==> flow/design.v <==
module simple_dual_port_ram_dual_clock
#(
    parameter DATA_WIDTH = 8,
    parameter ADDR_WIDTH = 4
)
(
    input  logic [(DATA_WIDTH-1):0]      data,
    input  logic [(ADDR_WIDTH-1):0]      read_addr, write_addr,
    input  logic                         we,
    input  logic                         read_clock, write_clock,
    output logic [(DATA_WIDTH-1):0]      q
);
    logic [DATA_WIDTH-1:0] ram[2**ADDR_WIDTH-1:0];
    always_ff @ (posedge write_clock) begin
        if (we) begin
            ram[write_addr] <= data;
        end
    end
    always_ff @ (posedge read_clock) begin
        q <= ram[read_addr];
    end
endmodule
module ex03_1(
    input           MAX10_CLK1_50,   
    input  [1:0]    KEY,             
    output [9:0]    LEDR,            
    input  [9:0]    SW,              
    output [7:0]    HEX0, HEX1, HEX2, HEX3, HEX4,
    output logic    TXD
);
    logic [7:0] ram_data_in, ram_data_out;
    logic [3:0] addr;
    logic       we;
    assign ram_data_in = SW[7:0];     
    assign addr = 4'd0;               
    assign we = ~KEY[0];              
    logic rst;
    logic clk;
    logic tick;
    logic trigger; 
    assign rst = ~KEY[1];
    assign clk = MAX10_CLK1_50;
    assign trigger = ~KEY[0];
    wire uart_busy;
    wire uart_tx;
    simple_dual_port_ram_dual_clock ram_inst (
        .data       (ram_data_in),
        .read_addr  (addr),
        .write_addr (addr),
        .we         (we),
        .read_clock (MAX10_CLK1_50),
        .write_clock(MAX10_CLK1_50),
        .q          (ram_data_out)
    );
     uart_tx uart_instance (
        .clk_50M     (clk),
        .data_raw    (ram_data_out),
        .trigger_raw (trigger),       
        .busy        (uart_busy),
        .serial_out  (uart_tx)
    );
    assign LEDR[7:0] = ram_data_out;
    assign LEDR[8] = 2'b00;
    assign TXD = uart_tx;
    assign LEDR[9] = uart_busy;
    assign HEX0 = 8'hFF;
    assign HEX1 = 8'hFF;
    assign HEX2 = 8'hFF;
    assign HEX3 = 8'hFF;
    assign HEX4 = 8'hFF;
endmodule
`default_nettype none                   
module uart_tx
(
   input              clk_50M,          
   input     [7:0]    data_raw,         
   input              trigger_raw,      
   output reg         busy,             
   output reg         serial_out        
);
reg          [3:0]    tx_state  = 0;    
reg          [9:0]    data_aug  = 0;    
reg          [3:0]    tx_index  = 0;    
reg         [31:0]    bit_delay = 0;    
reg                   trigger_0 = 0;    
reg                   trigger   = 0;    
localparam STATE_IDLE           = 4'b0000;  
localparam STATE_TRANSMITTING   = 4'b0001;  
localparam STATE_CLEANUP        = 4'b0010;  
localparam CLKS_PER_BIT =    868;    
always @(posedge clk_50M) begin
   case (tx_state)
      STATE_IDLE: begin
         busy       <= 1'b0;                            
         serial_out <= 1'b1;                            
         if (trigger) begin                             
            data_aug <= {1'b1, data_raw[7:0], 1'b0};    
            busy      <=  1'b1;                         
            bit_delay <= 32'b0;                         
            tx_index  <=  4'd0;                         
            tx_state  <= STATE_TRANSMITTING;            
         end
      end
      STATE_TRANSMITTING: begin
         serial_out <= data_aug[tx_index];     
         bit_delay  <= bit_delay + 32'd1;      
         if (bit_delay>CLKS_PER_BIT) begin     
            if (tx_index==9) begin             
               tx_state <= STATE_CLEANUP;      
            end else begin
               tx_index  <= tx_index + 4'd1;   
               bit_delay <= 32'd0;             
            end
         end 
      end
      STATE_CLEANUP: begin
         bit_delay <= bit_delay + 32'd1;       
         if (bit_delay>5*CLKS_PER_BIT) begin   
            tx_state <= STATE_IDLE;           
         end      
      end
      default: begin
         tx_state <= STATE_IDLE;
      end
   endcase
end
always @(posedge clk_50M) begin
   trigger_0 <= trigger_raw;
   trigger   <= trigger_0;
end
endmodule
==> Tool chain data of ex03_1 <==
What the tools print for ex03_1, step after step.
Lines are those of the file above, counted from 1.
Cell names lack the library's common part.
{ "inputs": {"top": "ex03_1", "clk_port": "MAX10_CLK1_50", "lib": "sky130hd", "lib_corner": "tt_025C_1v80"} }

==> Word level <==
Counts by Yosys on the flattened word-level netlist (proc, flatten, opt, wreduce; memories kept). Register bits leave out memories and registers merged into their read ports (data or address). Print and check cells are left out. Cells with the same type and inputs are merged into one.
Yosys's memory passes give these memory sizes; they may raise the number of words (mostly to a power of two), join words into wider ones and drop unused or constant bits.
{ "classes": {"add_sub_neg": 2, "cmp": 2, "eq_ne": 8, "shifts": 1, "n_mux": 18, "logic": 1, "reduce_logical": 7} }
{ "op_table": {"columns": ["op", "count"], "rows": [
  ["parallel mux 32 bit (select 3 bit)", 1],
  ["2-to-1 mux 32 bit", 3],
  ["adder 32 x 1 -> 32 bit (second input constant)", 1],
  ["> comparator 32 x 10 -> 1 bit (second input constant)", 1],
  ["> comparator 32 x 13 -> 1 bit (second input constant)", 1],
  ["2-to-1 mux 4 bit", 8],
  ["parallel mux 4 bit (select 3 bit)", 1],
  ["indexed select 10 x 4 -> 1 bit", 1],
  ["!= test 2 x 1 -> 1 bit (second input constant)", 4],
  ["AND reduction 4 bit", 2],
  ["parallel mux 4 bit (select 2 bit)", 1],
  ["2-to-1 mux 8 bit", 1],
  ["AND reduction 2 bit", 2],
  ["adder 4 x 1 -> 4 bit (second input constant)", 1],
  ["equality test 4 x 1 -> 1 bit (second input constant)", 1],
  ["equality test 4 x 2 -> 1 bit (second input constant)", 1],
  ["equality test 4 bit (second input constant)", 1],
  ["zero test 4 bit", 1],
  ["nonzero test 3 bit", 1],
  ["!= test 2 bit (second input constant)", 1],
  ["nonzero test 2 bit", 1],
  ["parallel mux 1 bit (select 2 bit)", 1],
  ["2-to-1 mux 1 bit", 2],
  ["inverter 1 bit", 1]
]} }
{ "word_totals": {"ff_bits": 53, "ram_bits": 128, "clocked_rd_ports_x_width": 8, "mem_count": 1, "input_bits": 13, "output_inout_bits": 51, "word_cells": 48} }
{ "memory_table": {"columns": ["name", "size", "width", "rd", "write_ports", "line_no", "rtl"], "rows": [
  ["ram_inst.ram", 16, 8, 1, 1, 13, "logic [DATA_WIDTH-1:0] ram[2**ADDR_WIDTH-1:0];"]
]} }

==> Depth <==
Yosys ltp: most cells in a row. Word level: on the elaborated netlist, between registers, memories and ports. Mapped: between sequential cells and ports; inverters and the memories' decode and read muxes count.
{ "logic_depth": {"word_depth": 4, "ABC_AREA": 1, "depth_mapped": 11, "mapped_depth_nobuf": 10} }

==> Synthesis result <==
Source: synth_stat.txt of the flow (Yosys; design flattened, memories mapped). It holds for the ABC_AREA given above (unset counts as 0); a run with the other value may have another netlist.
{ "synth_totals": {"mapped_cells": 467, "yosys_area_um2": 3951.3, "seqArea_um2": 1911.8, "ff_cells": 67, "buffers": 47} }
{ "types": {"columns": ["cell", "count", "type_area_um2"], "rows": [
  ["edfxtp_1", 57, 1.71E+03],
  ["nand2_1", 101, 379.114],
  ["nor2_1", 95, 356.592],
  ["buf_4", 42, 315.302],
  ["inv_1", 54, 202.694],
  ["dfxtp_1", 10, 200.192],
  ["xor2_1", 13, 113.859],
  ["nand3_1", 22, 110.106],
  ["ha_1", 8, 100.096],
  ["xnor2_1", 10, 87.584],
  ["a21oi_1", 10, 50.048],
  ["nand4_1", 8, 50.048],
  ["nor2_2", 6, 37.536],
  ["nor2_4", 3, 33.782],
  ["nand2_4", 2, 22.522],
  ["nand3_2", 2, 20.019],
  ["nor2_8", 1, 20.019],
  ["nor3_1", 4, 20.019]
]} }
Not listed: further types 11, cells in them 19.

==> Path before layout <==
Source: OpenSTA report_checks on the synthesized netlist (no wires, ideal clock, input and output delay 20% of the period each), path of least setup slack; recovery checks are left aside. Register names are those of the netlist, which keeps one name where synthesis merged equal registers.
{ "synth_path": {"path_type": "register to register", "start": "reg uart_instance.tx_state[0]", "end": "reg uart_instance.bit_delay[0]", "clock_period_ns": 2.76, "setup_ns": 0.421, "launch_ns": 0.000, "t_arrival_ns": 2.122, "t_required_ns": 2.339, "setup_slack_ns": 0.217, "path_delay_ns": 2.543, "path_stages": 6, "path_buffers": 0, "synth_period_reached_ns": 2.543} }
"path_delay_ns" is the arrival time less input delay plus setup time.
"path_stages" counts driving pins, that of a launching flip-flop among them; a cell with two outputs on the path counts twice.
"synth_period_reached_ns" is the clock period less the worst setup slack; recovery checks do not enter. This is arithmetic on one report: input and output delays are still those of the set period (20% each).
The rows between start and end are the longest chain of elaborated cells between them; the timing report does not say that the signal goes this way. Where chains are equally long, one stands for them.
A line is the first line of the expression or statement that the cell stems from. Yosys adds cells for indexed reads and writes and turns some case tables into memories.
A register here has more assigning lines than the two given.
Only ways into the end's enable, where the timed path ends, are counted here.
{ "synth_via": {"cell_sequence": "edfxtp_1 inv_1 ha_1 inv_1 nor2_1 nor2_1", "elab_chain_cells": 3, "cone_cells": 6, "lines_between": 1, "cone_classes": "3 x eq/ne; 3 x reduce/logical"} }
{ "synth_lines": {"columns": ["item", "line_no", "rtl"], "rows": [
  ["from (decl)", 81, "reg          [3:0]    tx_state  = 0;"],
  ["from (assign)", 101, "tx_state  <= STATE_TRANSMITTING;"],
  ["from (assign)", 109, "tx_state <= STATE_CLEANUP;"],
  ["zero test 4 bit", 92, "case (tx_state)"],
  ["!= test 2 x 1 -> 1 bit", null, null],
  ["AND reduction 2 bit", null, null],
  ["to (assign)", 106, "bit_delay  <= bit_delay + 32'd1;"],
  ["to (assign)", 117, "bit_delay <= bit_delay + 32'd1;"],
  ["to (decl)", 84, "reg         [31:0]    bit_delay = 0;"]
]} }

==> Timing after layout <==
Path of least setup slack in the final report of stored run 1 (OpenROAD, finished layout, wires in). Where an end is a register, its clock arrival counts in the times.
{ "layout_path": {"path_type": "register to register", "start": "reg uart_instance.bit_delay[0]", "end": "reg uart_instance.bit_delay[13]", "clock_period_ns": 2.01, "setup_ns": 0.13, "launch_ns": 0.34, "t_arrival_ns": 1.94, "t_required_ns": 2.22, "setup_slack_ns": 0.27, "path_stages": 12, "path_buffers": 1} }
The rows between start and end are the longest chain of elaborated cells between them; the timing report does not say that the signal goes this way. Where chains are equally long, one stands for them.
A register here has more assigning lines than the two given.
{ "layout_via": {"cell_sequence": "edfxtp_1 inv_2 ha_4 nand2_4 nor2_4 nand4_1 nand2_2 nand3_4 nand3_4 buf_12 nand2_8 nor2_1", "elab_chain_cells": 4, "cone_cells": 5, "cone_classes": "1 x add/sub; 1 x compare; 3 x mux"} }
{ "layout_lines": {"columns": ["item", "line_no", "rtl"], "rows": [
  ["from (decl)", 84, "reg         [31:0]    bit_delay = 0;"],
  ["from (assign)", 106, "bit_delay  <= bit_delay + 32'd1;"],
  ["from (assign)", 117, "bit_delay <= bit_delay + 32'd1;"],
  ["adder 32 x 1 -> 32 bit", 106, null],
  ["2-to-1 mux 32 bit", 108, "if (tx_index==9) begin"],
  ["2-to-1 mux 32 bit", 107, "if (bit_delay>CLKS_PER_BIT) begin"],
  ["parallel mux 32 bit (select 3 bit)", 92, "case (tx_state)"],
  ["to (assign)", 106, null],
  ["to (assign)", 117, null],
  ["to (decl)", 84, null]
]} }

Add stored flow runs of ex03_1

2 stored runs of ex03_1 in the flow (synthesis by Yosys, layout by OpenROAD, sky130hd cells), in arbitrary order. Constraints: input delay and output delay 20% of the set period each, output load 0.01 pF.
"achievedPeriod_ns" = clock period - worst setup slack. The figure is calculated, with input and output delays left at 20% of the set period.
"timing.worst_path_ns" is the time allowed to the run's worst setup path (the clock period less input and output delay, where it has them) less its slack. Clock arrival times count: a late capture clock shortens it, a late launch clock lengthens it.
By "power_w" is meant OpenSTA's value without simulated activity: inputs other than the clock are taken to toggle once in ten clock periods, and the tool carries that through the logic.

Stored run 1
==> flow/run.sh <==
#!/bin/bash
# the make line also repeats the synthesis and layout settings of config.mk as NAME=value (left out here)
make -C /OpenROAD-flow-scripts/flow DESIGN_CONFIG=/design/flow/config.mk WORK_HOME=/design/flow/orfs CLKGATE_MAP_FILE= finish
==> flow/config.mk <==
export PLATFORM = sky130hd
export DESIGN_NAME = ex03_1
export DESIGN_NICKNAME = ex03_1
export VERILOG_FILES = /design/flow/design.v
export SDC_FILE = /design/flow/constraint.sdc
export NUM_CORES = 4
export LEC_CHECK = 0
export ABC_AREA = 1
export CAP_MARGIN = 20
export CELL_PAD_IN_SITES_GLOBAL_PLACEMENT = 1
export CORE_MARGIN = 10
export CORE_UTILIZATION = 17
export CTS_CLUSTER_SIZE = 28
export GPL_TIMING_DRIVEN = 1
export PLACE_DENSITY_LB_ADDON = 0.11
export SETUP_SLACK_MARGIN = 0.28
export SLEW_MARGIN = 20
==> flow/constraint.sdc <==
create_clock -name core_clock -period 2.01 [get_ports {MAX10_CLK1_50}]
set_input_delay 0.4020 -clock core_clock [delete_from_list [all_inputs] [get_ports {MAX10_CLK1_50}]]
set_output_delay 0.4020 -clock core_clock [all_outputs]
set_load 0.01 [all_outputs]

==> results of stored run 1, as JSON <==
{
  "worstSetupSlack_ns": 0.274,
  "layout_stdcell_area_um2": 5383.9,
  "achievedPeriod_ns": 1.736,
  "total_die_area_um2": 29740.7,
  "post_synth_area_um2": 3951.3,
  "timing.hold.ws_ns": 0.327,
  "final_setup_tns_ns": 0.000,
  "power_w": 0.007373,
  "timing.worst_path_ns": 1.74,
  "worstPathKind": "register to register",
  "util_frac": 0.236
}

Stored run 2
==> flow/run.sh <==
#!/bin/bash
# the make line also repeats the synthesis and layout settings of config.mk as NAME=value (left out here)
make -C /OpenROAD-flow-scripts/flow DESIGN_CONFIG=/design/flow/config.mk WORK_HOME=/design/flow/orfs CLKGATE_MAP_FILE= finish
==> flow/config.mk <==
export PLATFORM = sky130hd
export DESIGN_NAME = ex03_1
export DESIGN_NICKNAME = ex03_1
export VERILOG_FILES = /design/flow/design.v
export SDC_FILE = /design/flow/constraint.sdc
export NUM_CORES = 4
export LEC_CHECK = 0
export CAP_MARGIN = 20
export CORE_MARGIN = 2
export CORE_UTILIZATION = 40
export SLEW_MARGIN = 20
==> flow/constraint.sdc <==
create_clock -name core_clock -period 1.71 [get_ports {MAX10_CLK1_50}]
set_input_delay 0.3420 -clock core_clock [delete_from_list [all_inputs] [get_ports {MAX10_CLK1_50}]]
set_output_delay 0.3420 -clock core_clock [all_outputs]
set_load 0.01 [all_outputs]

==> results of stored run 2, as JSON <==
{
  "worstSetupSlack_ns": -0.396,
  "layout_stdcell_area_um2": 4379.2,
  "achievedPeriod_ns": 2.106,
  "total_die_area_um2": 9441.0,
  "post_synth_area_um2": 3472.1,
  "timing.hold.ws_ns": 0.342,
  "final_setup_tns_ns": -13.955,
  "power_w": 0.006769,
  "timing.worst_path_ns": 2.11,
  "worstPathKind": "register to register",
  "util_frac": 0.528
}
