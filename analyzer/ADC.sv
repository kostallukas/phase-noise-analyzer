==> flow/design.v <==
module AdcReader (    
    input                   clk_i,       
    input                   reset_i,     
    output signed [15:0]    data_o,      
    input                   start_i,     
    output                  is_idle_o,   
    output                  spi_clk_o,   
    output                  spi_mosi_o,  
    output                  cnv_o,       
    input                   spi_miso_i   
    );
    typedef enum logic [4:0] {
        IDLE,            
        CNV_DOWN,        
        CLK_SET,         
        CLK_LOW,         
        DONE             
    } state_t;
    state_t state_q, state_d;
    logic [3:0] bit_counter_q, bit_counter_d;
    logic [15:0] data_rx_q, data_rx_d;
    logic signed [15:0] out_data_q, out_data_d;
    always_ff @(posedge clk_i) begin
        if (reset_i) begin
            state_q <= IDLE;
            bit_counter_q <= 0;
            data_rx_q <= 0;
            out_data_q <= 0;
        end else begin
            state_q <= state_d;
            bit_counter_q <= bit_counter_d;
            data_rx_q <= data_rx_d;
            out_data_q <= out_data_d;
        end
    end
    always_comb begin
        state_d = state_q;
        bit_counter_d = bit_counter_q;
        data_rx_d = data_rx_q;
        out_data_d = out_data_q;
        if (state_q == IDLE) begin
            bit_counter_d = 15;
            if (start_i) state_d = CNV_DOWN;
        end
        if (state_q == CNV_DOWN) begin
            state_d = CLK_SET;
        end
        if (state_q == CLK_SET) begin
            data_rx_d[bit_counter_q] = spi_miso_i;
            state_d = CLK_LOW;
        end
        if (state_q == CLK_LOW) begin
            if (bit_counter_q > 0) begin
                bit_counter_d = bit_counter_q - 4'd1;
                state_d = CLK_SET;
            end else state_d = DONE;
        end
        if (state_q == DONE) begin
            if (!start_i) state_d = IDLE;
            out_data_d = $signed(data_rx_q);
        end
    end
    assign spi_mosi_o = 1;
    assign spi_clk_o = (state_q == CLK_SET);
    assign cnv_o = ((state_q == IDLE) | (state_q == DONE));
    assign is_idle_o = (state_q == IDLE);
    assign data_o = out_data_q;
endmodule
# From RTL to reports: AdcReader
# What the tools print for AdcReader, step after step.
# Line numbers count from 1 in the design file above.
# Cell names lack the library's common part.
# The mark - stands for no value.
# design
top_module	AdcReader
clock_port	clk_i
cell_library	sky130hd
pvt_corner	tt_025C_1v80

# Elaborated design
# Yosys after proc, flatten, opt, wreduce and memory -nomap, before mapping. Enables and synchronous resets that opt folds into registers are not counted as muxes. Memory bits, and registers merged into a memory's read port (data or address), are not among the register bits. Print and check cells are not counted. Equal cells are merged and count once.
# classes
add_sub_neg	2
cmp	1
n_eq	4
n_shift	2
mux	11
bitwise	4
n_reduce_logical	1
# op_table
op	n
5-bit two-way mux	7
1-bit by 5-bit variable shift with 16-bit output	1
1-bit by 5-bit variable shift with 16-bit output (first input constant)	1
16-bit AND	1
16-bit OR	1
16-bit inverter	1
4-bit two-way mux	3
5-bit by 2-bit == test with 1-bit output (second input constant)	2
4-bit negator with 5-bit output	1
5-bit by 1-bit == test with 1-bit output (second input constant)	1
5-bit by 3-bit == test with 1-bit output (second input constant)	1
5-bit zero test	1
4-bit by 1-bit subtractor with 4-bit output (second input constant)	1
4-bit by 1-bit > comparator with 1-bit output (second input constant)	1
3-bit two-way mux	1
1-bit OR	1
# bits
reg_bits	41
inputBits	4

# Depth
# Longest topological path by Yosys (ltp), each cell counted once; first at word level (registers and memories cut), then after technology mapping (sequential cells cut; the memories' decode and read muxes count).
# depth
depth_word	7
abc_area	0
ltp_mapped	8
mapped_depth_nobuf	6

# Netlist
# The flow's flattened synthesis, as Yosys stat reports it; memories are mapped. The netlist is that of the ABC_AREA named above (0 if unset); the other value can give another one.
# types
cell_type	n	area_total_um2
dfxtp_1	41	820.787
mux2i_1	19	190.182
nor2_1	27	101.347
nand2b_1	10	62.56
a32o_1	6	60.058
a41oi_1	6	52.55
o32ai_1	6	52.55
ha_1	4	50.048
o31ai_1	6	45.043
inv_1	10	37.536
nor3b_2	3	37.536
o21ai_0	7	35.034
nor2b_1	5	31.28
a32oi_1	3	26.275
clkbuf_1	7	26.275
a211oi_1	3	22.522
nand2_1	6	22.522
nand3_1	4	20.019
# Not listed: further types 26, cells in them 32.
# mapped
cell_count	205
yosys_area_um2	1941.9
sequential_area_um2	820.8
flip_flops	41
buf_cells	13

# Path before layout
# OpenSTA on the mapped netlist: ideal clock, no wires. The path of least setup slack (recovery checks aside). Input and output delay are each 20% of the period. Register names are those of the netlist, which keeps one name where synthesis merged equal registers.
# synth_timing
path_type	register -> register
startpoint	register bit_counter_q[0]
endpoint	register data_rx_q[4]
clock_period_ps	2130
t_first_pin_ps	0
arrival_ps	1788
required_time_ps	2007
slack_ps	219
delay_ps	1911
driving_pins	8
period_less_setup_slack_ps	1911
# "delay_ps" is the arrival time less input delay plus setup time.
# "driving_pins" counts driving pins, that of a launching flip-flop among them; a cell with two outputs on the path counts twice.
# "period_less_setup_slack_ps" is the clock period less the worst setup slack; recovery checks do not enter. This is arithmetic on one report: input and output delays are still those of the set period (20% each).
# The rows between start and end are the longest chain of elaborated cells between them; the timing report does not say that the signal goes this way. Where chains are equally long, one stands for them.
# A line is the first line of the expression or statement that the cell stems from. Yosys adds cells for indexed reads and writes and turns some case tables into memories.
# synth_via
path_cell_list	dfxtp_1 > buf_6 > inv_1 > ha_1 > nor3b_2 > nand4b_1 > o22ai_1 > mux2_1
elab_chain_cells	5
# synth_lines
item	line	text
from (decl)	20	logic [3:0] bit_counter_q, bit_counter_d;
from (assign)	26	bit_counter_q <= 0;
from (assign)	31	bit_counter_q <= bit_counter_d;
4-bit negator with 5-bit output	49	data_rx_d[bit_counter_q] = spi_miso_i;
1-bit by 5-bit variable shift with 16-bit output	49
16-bit inverter	49
16-bit AND	49
16-bit OR	49
to (assign)	27	data_rx_q <= 0;
to (assign)	32	data_rx_q <= data_rx_d;
to (decl)	21	logic [15:0] data_rx_q, data_rx_d;

# Settings of 2 stored flow runs for module AdcReader (sky130hd), not sorted in any way. The constraints put input and output delay at 20% of the set period each and load the outputs with 0.01 pF.
# Settings: n/a = not set for that run.
item,flow run 1,flow run 2
period_ns,1.33,1.22
CORE_UTILIZATION,72,54
SETUP_SLACK_MARGIN,-0.07,n/a
PLACE_DENSITY,0.43,n/a
CORE_ASPECT_RATIO,0.6,n/a
GPL_TIMING_DRIVEN,1,n/a
CTS_CLUSTER_SIZE,74,n/a
CAP_MARGIN,10,20
SLEW_MARGIN,15,25
CORE_MARGIN,2,2
PLACE_DENSITY_LB_ADDON,n/a,0.26
CELL_PAD_IN_SITES_GLOBAL_PLACEMENT,n/a,3
TNS_END_PERCENT,n/a,30
ABC_AREA,n/a,1
MAX_ROUTING_LAYER,n/a,met4
# Flow run 1: not finished: clock tree synthesis ended with error DPL-0038
# Flow run 2: not finished: placement ended with error FLW-0024
